==> flow/design.v <==
module clb(clk, scan_clk, clb_in, out, scan_in, scan_out, scan_en, reset);
	parameter CLB_IN_WIDTH = 4;
	parameter CLB_BLE_NUM = 1;
	parameter CONN_SEL_WIDTH = 3;
	input clk, scan_clk, scan_in, scan_en, reset;
	input [CLB_IN_WIDTH-1:0] clb_in;
	output [CLB_BLE_NUM-1:0] out;
	output scan_out;
	wire scan_conn_0;
	wire scan_conn_1;
	wire [CLB_IN_WIDTH-1:0] ble_in_conn;
	wire is_comb;
    wire [11:0] mux_config;
    wire [5:0] complete_in = {1'b0, out, clb_in};
	sram #(13) inst_lut_data(.scan_clk(scan_clk), .sram_data({mux_config, is_comb}), .scan_in(scan_in), 
	                            .scan_out(scan_conn_1), .scan_en(scan_en)); 
    assign ble_in_conn[0] = complete_in[mux_config[2:0]];
    assign ble_in_conn[1] = complete_in[mux_config[5:3]];
    assign ble_in_conn[2] = complete_in[mux_config[8:6]];
    assign ble_in_conn[3] = complete_in[mux_config[11:9]];
	ble #(CLB_IN_WIDTH) inst_ble(.clk(clk), .scan_clk(scan_clk), .is_comb(is_comb), .lut_in(ble_in_conn), .out(out), .scan_in(scan_conn_1), .scan_out(scan_out), .scan_en(scan_en), .*);
endmodule
module ble(clk, scan_clk, is_comb, lut_in, out, scan_in, scan_out, scan_en, reset);
	parameter WIDTH = 4;
	input clk, scan_clk, is_comb, scan_in, scan_en, reset;
	input [WIDTH-1:0] lut_in;
	output out, scan_out;
    wire [(WIDTH**2)-1:0] sram_data;
	wire lut_table_out = sram_data[lut_in];
	reg lut_ff;
	sram #(16) inst_lut_data(.scan_clk(scan_clk), .sram_data(sram_data), .scan_in(scan_in), 
	                            .scan_out(scan_out), .scan_en(scan_en)); 
	mux2 #(1) inst_lut_mux(.in1(lut_table_out), .in0(lut_ff), .select(is_comb), .out(out));
	always @ (posedge clk) begin
		if(reset) 
			lut_ff <= 1'b0;
		else
			lut_ff <= lut_table_out;
	end
endmodule
module clb_complete_conn(scan_clk, complete_in, out, scan_in, scan_out, scan_en);
	parameter IN_WIDTH = 6;
	parameter OUT_WIDTH = 4;
	parameter MUX_SEL_WIDTH = 3;
	input [IN_WIDTH-1:0] complete_in;
	input scan_clk, scan_in, scan_en;
	output [OUT_WIDTH-1:0] out;
	output scan_out;
	wire [(MUX_SEL_WIDTH * OUT_WIDTH)-1:0] mux_config;
    sram #(MUX_SEL_WIDTH * OUT_WIDTH) inst_lut_data(.scan_clk(scan_clk), .sram_data(mux_config), .scan_in(scan_in), 
	                            .scan_out(scan_out), .scan_en(scan_en)); 
    assign out[0] = complete_in[mux_config[2:0]];
    assign out[1] = complete_in[mux_config[5:3]];
    assign out[2] = complete_in[mux_config[8:6]];
    assign out[3] = complete_in[mux_config[11:9]];
endmodule
`timescale 1ns/1ps
module sram(scan_clk, sram_data, scan_in, scan_out, scan_en);
	parameter SIZE = 16;
	input scan_clk, scan_en, scan_in;
	output scan_out;
	output reg [SIZE-1 : 0] sram_data;
	always @ (posedge scan_clk) begin
		if(scan_en) begin
			sram_data <= {sram_data[SIZE-2:0], scan_in};
		end
		else begin
		    sram_data <= sram_data;
		end
	end
	assign scan_out = sram_data[SIZE-1];
endmodule 
Reports on clb_complete_conn
The steps from the RTL of clb_complete_conn to its reports follow in flow order.
Lines are those of the file above, counted from 1.
Operators: Yosys type, input widths -> output width; for muxes data width and select width s.
Library cell names are shortened.
{"block": "inputs", "design": "clb_complete_conn", "clock": "scan_clk", "lib": "sky130hd", "corner": "tt_025C_1v80"}

Word level
Yosys after proc, flatten, opt, wreduce and memory -nomap, before mapping. Enables and synchronous resets that opt folds into registers are not counted as muxes. Memory bits, and registers merged into a memory's read port (data or address), are not among the register bits. Print and check cells are not counted. Equal cells are merged and count once.
{"block": "bits", "elab_cells": 5, "reg_bits": 12, "inputBits": 9, "output_inout_bits": 5}
{"block": "classes", "shifts": 4}
{"block": "op_table", "cell": "$shiftx 6x3->1", "n": 4}

Longest topological paths
Longest topological path by Yosys (ltp), each cell counted once; first at word level (registers and memories cut), then after technology mapping (sequential cells cut; the memories' decode and read muxes count).
{"block": "depth", "depth_word": 1, "abc_area": 1, "depth_mapped": 6, "ltp_nobuf": 6}

Mapped cells and area
Source: synth_stat.txt of the flow (Yosys; design flattened, memories mapped). It holds for the ABC_AREA given above (unset counts as 0); a run with the other value may have another netlist.
{"block": "types", "type": "edfxtp_1", "n": 12, "type_area_um2": 360.346}
{"block": "types", "type": "nand2_1", "n": 36, "type_area_um2": 135.13}
{"block": "types", "type": "inv_1", "n": 14, "type_area_um2": 52.55}
{"block": "types", "type": "nand3_1", "n": 8, "type_area_um2": 40.038}
{"block": "types", "type": "nand4_1", "n": 4, "type_area_um2": 25.024}
{"block": "types", "type": "inv_2", "n": 4, "type_area_um2": 15.014}
{"block": "synth_totals", "synth_area_um2": 628.1, "cell_count": 78, "flip_flops": 12, "sequential_area_um2": 360.3, "buf_cells": 0}

Worst setup path after synthesis
OpenSTA on the mapped netlist: ideal clock, no wires. The path of least setup slack (recovery checks aside). Input and output delay are each 20% of the period. Register names are those of the netlist, which keeps one name where synthesis merged equal registers.
{"block": "synth_path", "kind": "input to output", "start": "input complete_in[1]", "end": "output out[3]", "in_delay_ps": 526, "n_path_buf": 0, "path_slack_ps": 1214, "arrival_ps": 890, "required_time_ps": 2104, "path_delay_ps": 364, "period_ps": 2630, "path_stages": 6, "t_first_pin_ps": 526, "out_delay_ps": 526, "synth_period_reached_ps": 1416}
"path_delay_ps" = arrival - input delay + setup time.
A path that ends at an output port has no setup time.
"path_stages" counts driving pins, that of a launching flip-flop among them; a cell with two outputs on the path counts twice.
"synth_period_reached_ps" is the clock period less the worst setup slack; recovery checks do not enter. This is arithmetic on one report: input and output delays are still those of the set period (20% each).
The rows between start and end are the longest chain of elaborated cells between them; the timing report does not say that the signal goes this way. Where chains are equally long, one stands for them.
Each line given opens the expression or statement behind the cell; cells for indexed reads and writes are added by Yosys, which also makes memories of some case tables.
{"block": "synth_between", "cell_sequence": "inv_1 -> nand2_1 -> nand3_1 -> nand2_1 -> nand2_1 -> nand2_1", "elab_chain_cells": 1, "cells_between": 1, "lines_between": 1, "cone_classes": "1 x shift"}
{"block": "synth_rtl", "item": "from (decl)", "line": 45, "source": "input [IN_WIDTH-1:0] complete_in;"}
{"block": "synth_rtl", "item": "$shiftx 6x3->1", "line": 55, "source": "assign out[3] = complete_in[mux_config[11:9]];"}
{"block": "synth_rtl", "item": "to (decl)", "line": 47, "source": "output [OUT_WIDTH-1:0] out;"}

Timing after layout
Path of least setup slack in the final report of flow run B (OpenROAD, finished layout, wires in). Where an end is a register, its clock arrival counts in the times.
The report prints the path's times to 10 ps; the period is as set.
{"block": "layout_path", "kind": "input to output", "start": "input complete_in[1]", "end": "output out[0]", "out_delay_ps": 480, "period_ps": 2380, "n_path_buf": 2, "required_time_ps": 1900, "arrival_ps": 1610, "in_delay_ps": 480, "t_first_pin_ps": 480, "path_slack_ps": 300, "path_stages": 8}
The rows between start and end are the longest chain of elaborated cells between them; the timing report does not say that the signal goes this way. Where chains are equally long, one stands for them.
{"block": "layout_between", "cell_sequence": "clkdlybuf4s50_1 -> inv_1 -> nand2_1 -> nand3_1 -> nand2_1 -> nand2_1 -> nand2_1 -> dlygate4sd2_1", "elab_chain_cells": 1, "cells_between": 1, "lines_between": 1, "cone_classes": "1 x shift"}
{"block": "layout_rtl", "item": "from (decl)", "line": 45, "source": "input [IN_WIDTH-1:0] complete_in;"}
{"block": "layout_rtl", "item": "$shiftx 6x3->1", "line": 52, "source": "assign out[0] = complete_in[mux_config[2:0]];"}
{"block": "layout_rtl", "item": "to (decl)", "line": 47, "source": "output [OUT_WIDTH-1:0] out;"}

FLOW RESULTS
============

Measured data: module clb_complete_conn, platform sky130hd, 2 stored runs of the flow under differing settings, order arbitrary. Input and output delays are each 20% of the period that was set; the output load is 0.01 pF.
"period_less_ws_ps" means the clock period less the worst setup slack. The figure is calculated, with input and output delays left at 20% of the set period.
"critical_path_time_ps" is the time allowed to the run's worst setup path (the clock period less input and output delay, where it has them) less its slack. Clock arrival times count: a late capture clock shortens it, a late launch clock lengthens it.
"totalPower_w": no workload was simulated; the value follows from the tool's default switching activity.
"critical_path_time_ps" is known to 10 ps.

{"run": "flow run A", "settings": { "period_ns": 1.36, "CORE_UTILIZATION": 53, "SETUP_SLACK_MARGIN": -0.1, "PLACE_DENSITY_LB_ADDON": 0.22, "CORE_ASPECT_RATIO": 1.86, "CELL_PAD_IN_SITES_GLOBAL_PLACEMENT": 0, "TNS_END_PERCENT": 55, "ABC_AREA": 0, "GPL_ROUTABILITY_DRIVEN": 1, "CTS_CLUSTER_DIAMETER": 209, "CAP_MARGIN": 35, "CORE_MARGIN": 2, "SLEW_MARGIN": 20 }, "outcome": "stopped before the end: floorplanning reported PDN-0185"}
{"run": "flow run B", "settings": { "period_ns": 2.38, "CORE_UTILIZATION": 40, "SETUP_SLACK_MARGIN": 0.12, "CORE_MARGIN": 2, "CELL_PAD_IN_SITES_GLOBAL_PLACEMENT": 2, "ABC_AREA": 1, "GPL_TIMING_DRIVEN": 0, "GPL_ROUTABILITY_DRIVEN": 0, "CTS_CLUSTER_DIAMETER": 179, "MIN_ROUTING_LAYER": "met2", "MAX_ROUTING_LAYER": "met4", "CAP_MARGIN": 20, "SLEW_MARGIN": 20 }, "results": { "critical_path_time_ps": 1130, "worstPathKind": "input to output", "yosys_chip_area_um2": 628.1, "totalPower_w": 0.000465, "period_less_ws_ps": 2085, "layout_stdcell_area_um2": 799.5, "final_die_area_um2": 1903.1, "tns_ps": 0, "util_frac": 0.537, "fin_hold_ws_ps": 483, "ws_setup_ps": 295 }}
